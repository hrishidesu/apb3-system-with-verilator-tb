==> flow/design.v <==
`timescale 1ns/1ps
module apb_master #(
    parameter DATA_WIDTH = 32,
    parameter ADDR_WIDTH = 32
) (
    input logic transfer,
    input logic [ADDR_WIDTH-1:0] transfer_addr,
    input logic [DATA_WIDTH-1:0] transfer_wdata,
    input logic transfer_write,
    output logic psel,
    output logic penable,
    output logic pwrite,
    output logic [DATA_WIDTH-1:0] pwdata,
    output logic [ADDR_WIDTH-1:0] paddr,
    input logic pclk,
    input logic presetn,
    input logic pready,
    input logic pslverr,
    input logic [DATA_WIDTH-1:0] prdata
);
    typedef enum logic [1:0] { 
        IDLE,
        SETUP,
        ACCESS
     } state_t;
     state_t state_current, state_next;
     logic [DATA_WIDTH-1:0] data_current, data_next;
     logic [ADDR_WIDTH-1:0] addr_current, addr_next;
     logic write_current, write_next;
    always_comb begin
        state_next = state_current;
        psel = 1'b0;
        penable = 1'b0;
        pwrite = write_current;
        pwdata = data_current;
        paddr = addr_current;
        addr_next = addr_current;
        data_next = data_current;
        write_next = write_current;
        case(state_current)
            IDLE: begin
                if(transfer) begin 
                    state_next = SETUP;
                    addr_next = transfer_addr;
                    data_next = transfer_wdata;
                    write_next = transfer_write;
                end else begin
                    state_next = IDLE;
                end
            end
            SETUP: begin
                psel = 1'b1;
                penable = 1'b0;
                state_next = ACCESS;
            end
            ACCESS: begin
                psel = 1'b1;
                penable = 1'b1;
                if(pready) begin
                    state_next = IDLE;
                end else begin
                    state_next = ACCESS;
                end
            end
            default: begin
                state_next = IDLE;
            end
        endcase
    end
     always_ff @(posedge pclk or negedge presetn) begin
        if(!presetn) begin
            state_current <= IDLE;
            addr_current <= '0;
            data_current <= '0;
            write_current <= 1'b0;
        end else begin
            state_current <= state_next;
            addr_current <= addr_next;
            data_current <= data_next;
            write_current <= write_next;
        end
     end
endmodule
* Tool chain data of apb_master
Tool output for the design above, in the order of the flow. Line numbers count from 1 in the design file above. Library cell names are shortened. The mark n/a stands for no value.
Inputs: top module apb_master, clock input pclk, standard-cell library sky130hd, timing corner tt_025C_1v80

* Word-level counts
Yosys after proc, flatten, opt, wreduce and memory -nomap, before mapping. Enables and synchronous resets that opt folds into registers are not counted as muxes. Memory bits, and registers merged into a memory's read port (data or address), are not among the register bits. Print and check cells are not counted. Equal cells are merged and count once.
Bit counts: register bits after elaboration 67, latch bits 0, bits in writable memories 0, ROM bits 0, word width x clocked read ports 0, memories 0, bits of input ports 102, output and inout port bits 67, word-level cells 14
Cells by class: add/subtract/negate cells 0, multipliers 0, div/mod/pow operators 0, order comparisons 0, equal/unequal tests 2, shift-type cells 0, multiplexer cells 5, bitwise operators 0, reductions and logical operators 3
Operator list (count):
- 2-bit parallel mux with 3-bit select | 1
- 1-bit 2-to-1 mux | 3
- 2-bit by 1-bit == test with 1-bit output with constant B | 1
- 2-bit == test with constant B | 1
- 2-bit zero test | 1
- 2-bit AND reduction | 1
- 2-bit OR reduction | 1
- 2-bit 2-to-1 mux | 1

* Logic depth
Depth = most cells in a row (Yosys ltp): at word level without a register or memory, in the mapped netlist without a sequential cell, where the memories' decode and read muxes count.
Logic depth: depth in word-level cells 3, ABC_AREA 0, gate-level depth with buffers 4

* Synthesis result
Source: synth_stat.txt of the flow (Yosys; design flattened, memories mapped). It holds for the ABC_AREA given above (unset counts as 0); a run with the other value may have another netlist.
Cell types (count):
- dfrtp_1 | 67
- mux2_4 | 39
- mux2_2 | 26
- buf_12 | 4
- dfstp_2 | 1
- buf_6 | 1
- buf_2 | 2
- and2_4 | 1
- a21o_1 | 1
- inv_1 | 2
- or2_2 | 1
- o21ai_0 | 1
- nand2_1 | 1
Synthesis totals: cell count 147, synthesis area 2721.4 um^2, sequential area 1702.9 um^2, flip-flops 68, buffer cells 7

* Timing after synthesis
Path of least setup slack by OpenSTA after synthesis, without wires, with an ideal clock, recovery checks aside; 20% of the period is set as input and as output delay. Where synthesis merged equal registers, the netlist keeps one of their names.
Path after synthesis: kind input to register, start input transfer, end register addr_current[15], clock period 2.72 ns, launch time at the first pin 0.544 ns, arrival time 1.265 ns, data required time 2.595 ns, slack 1.330 ns, path delay 0.846 ns, stages on the path 4, buffers on the path 2, period reached after synthesis 1.39 ns
"path delay" is the arrival time less input delay plus setup time. "stages on the path" counts driving pins, that of a launching flip-flop among them; a cell with two outputs on the path counts twice. "period reached after synthesis" is the clock period less the worst setup slack; recovery checks do not enter. This is arithmetic on one report: input and output delays are still those of the set period (20% each). The rows between start and end are the longest chain of elaborated cells between them; the timing report does not say that the signal goes this way. Where chains are equally long, one stands for them. A line is the first line of the expression or statement that the cell stems from. Yosys adds cells for indexed reads and writes and turns some case tables into memories.
On the way, after synthesis: cells stage by stage and2_4 > buf_6 > buf_12 > mux2_4, length of the longest elaborated chain 1, elaborated cells between the ends (all ways) 1, RTL lines with such cells 0, classes of those cells 1 x reduce/logical
RTL lines, path after synthesis:
- from (decl) | line 6 | input logic transfer,
- 2-bit AND reduction
- to (assign) | line 73 | addr_current <= '0;
- to (assign) | line 78 | addr_current <= addr_next;
- to (decl) | line 28 | logic [ADDR_WIDTH-1:0] addr_current, addr_next;

* Timing after layout
From the final timing report of run 2: the path of least setup slack in the routed layout; clock arrival at registers is part of the times.
Path after layout: kind register to output, start register state_current, end output psel, clock period 1.93 ns, launch time at the first pin 0.33 ns, arrival time 1.31 ns, data required time 1.54 ns, slack 0.23 ns, stages on the path 3, buffers on the path 1
Where an end lacks its bit number, it is one bit of the signal, or one of the new flip-flops if synthesis recoded a state register.
On the way, after layout: cells stage by stage dfrtp_1 > or2_2 > dlygate4sd2_1
RTL lines, path after layout:
- from (decl) | line 26 | state_t state_current, state_next;
- from (assign) | line 72 | state_current <= IDLE;
- from (assign) | line 77 | state_current <= state_next;
- to (decl) | line 10 | output logic psel,
Chain of elaborated cells between the ends: none given.

Ticket comment

apb_master through Yosys and OpenROAD on sky130hd: 2 stored runs, unordered, with their settings and measured results. The constraints put input and output delay at 20% of the set period each and load the outputs with 0.01 pF.
"achieved clock period": clock period set for the run, less the worst setup slack. It is reckoned from that one timing run; input and output delays stay at 20% of the period that was set.
"worst setup path time": the worst setup path's part of the clock period (all of it between registers, 20% less for each end at a port) less its slack. A launch clock that arrives late makes it longer, a capture clock that arrives late makes it shorter.
By "power" is meant OpenSTA's value without simulated activity: inputs other than the clock are taken to toggle once in ten clock periods, and the tool carries that through the logic.
[run 1] settings: period_ns=1.83, CORE_UTILIZATION=50, CORE_ASPECT_RATIO=1.72, CELL_PAD_IN_SITES_GLOBAL_PLACEMENT=1, CELL_PAD_IN_SITES_DETAIL_PLACEMENT=2, TNS_END_PERCENT=50, ABC_AREA=0, GPL_ROUTABILITY_DRIVEN=1, CTS_CLUSTER_SIZE=100, CTS_CLUSTER_DIAMETER=374, SLEW_MARGIN=30, MIN_ROUTING_LAYER=met1, CAP_MARGIN=20, CORE_MARGIN=2
[run 1] result: did not finish, placement stopped with DPL-0033
[run 2] settings: period_ns=1.93, CORE_UTILIZATION=20, SETUP_SLACK_MARGIN=0.08, CORE_MARGIN=5, CAP_MARGIN=0, MIN_ROUTING_LAYER=met1, MAX_ROUTING_LAYER=met4, SLEW_MARGIN=20
[run 2] result: chip area after synthesis (Yosys) 2721.4 um^2, die area 16040.2 um^2, standard-cell area of the final layout 4650.7 um^2, utilization 0.35, worst setup slack after layout 0.233 ns, total negative slack 0.000 ns, power 7.675 mW, achieved clock period 1.697 ns, worst setup path time 1.31 ns, worst setup path kind register to output
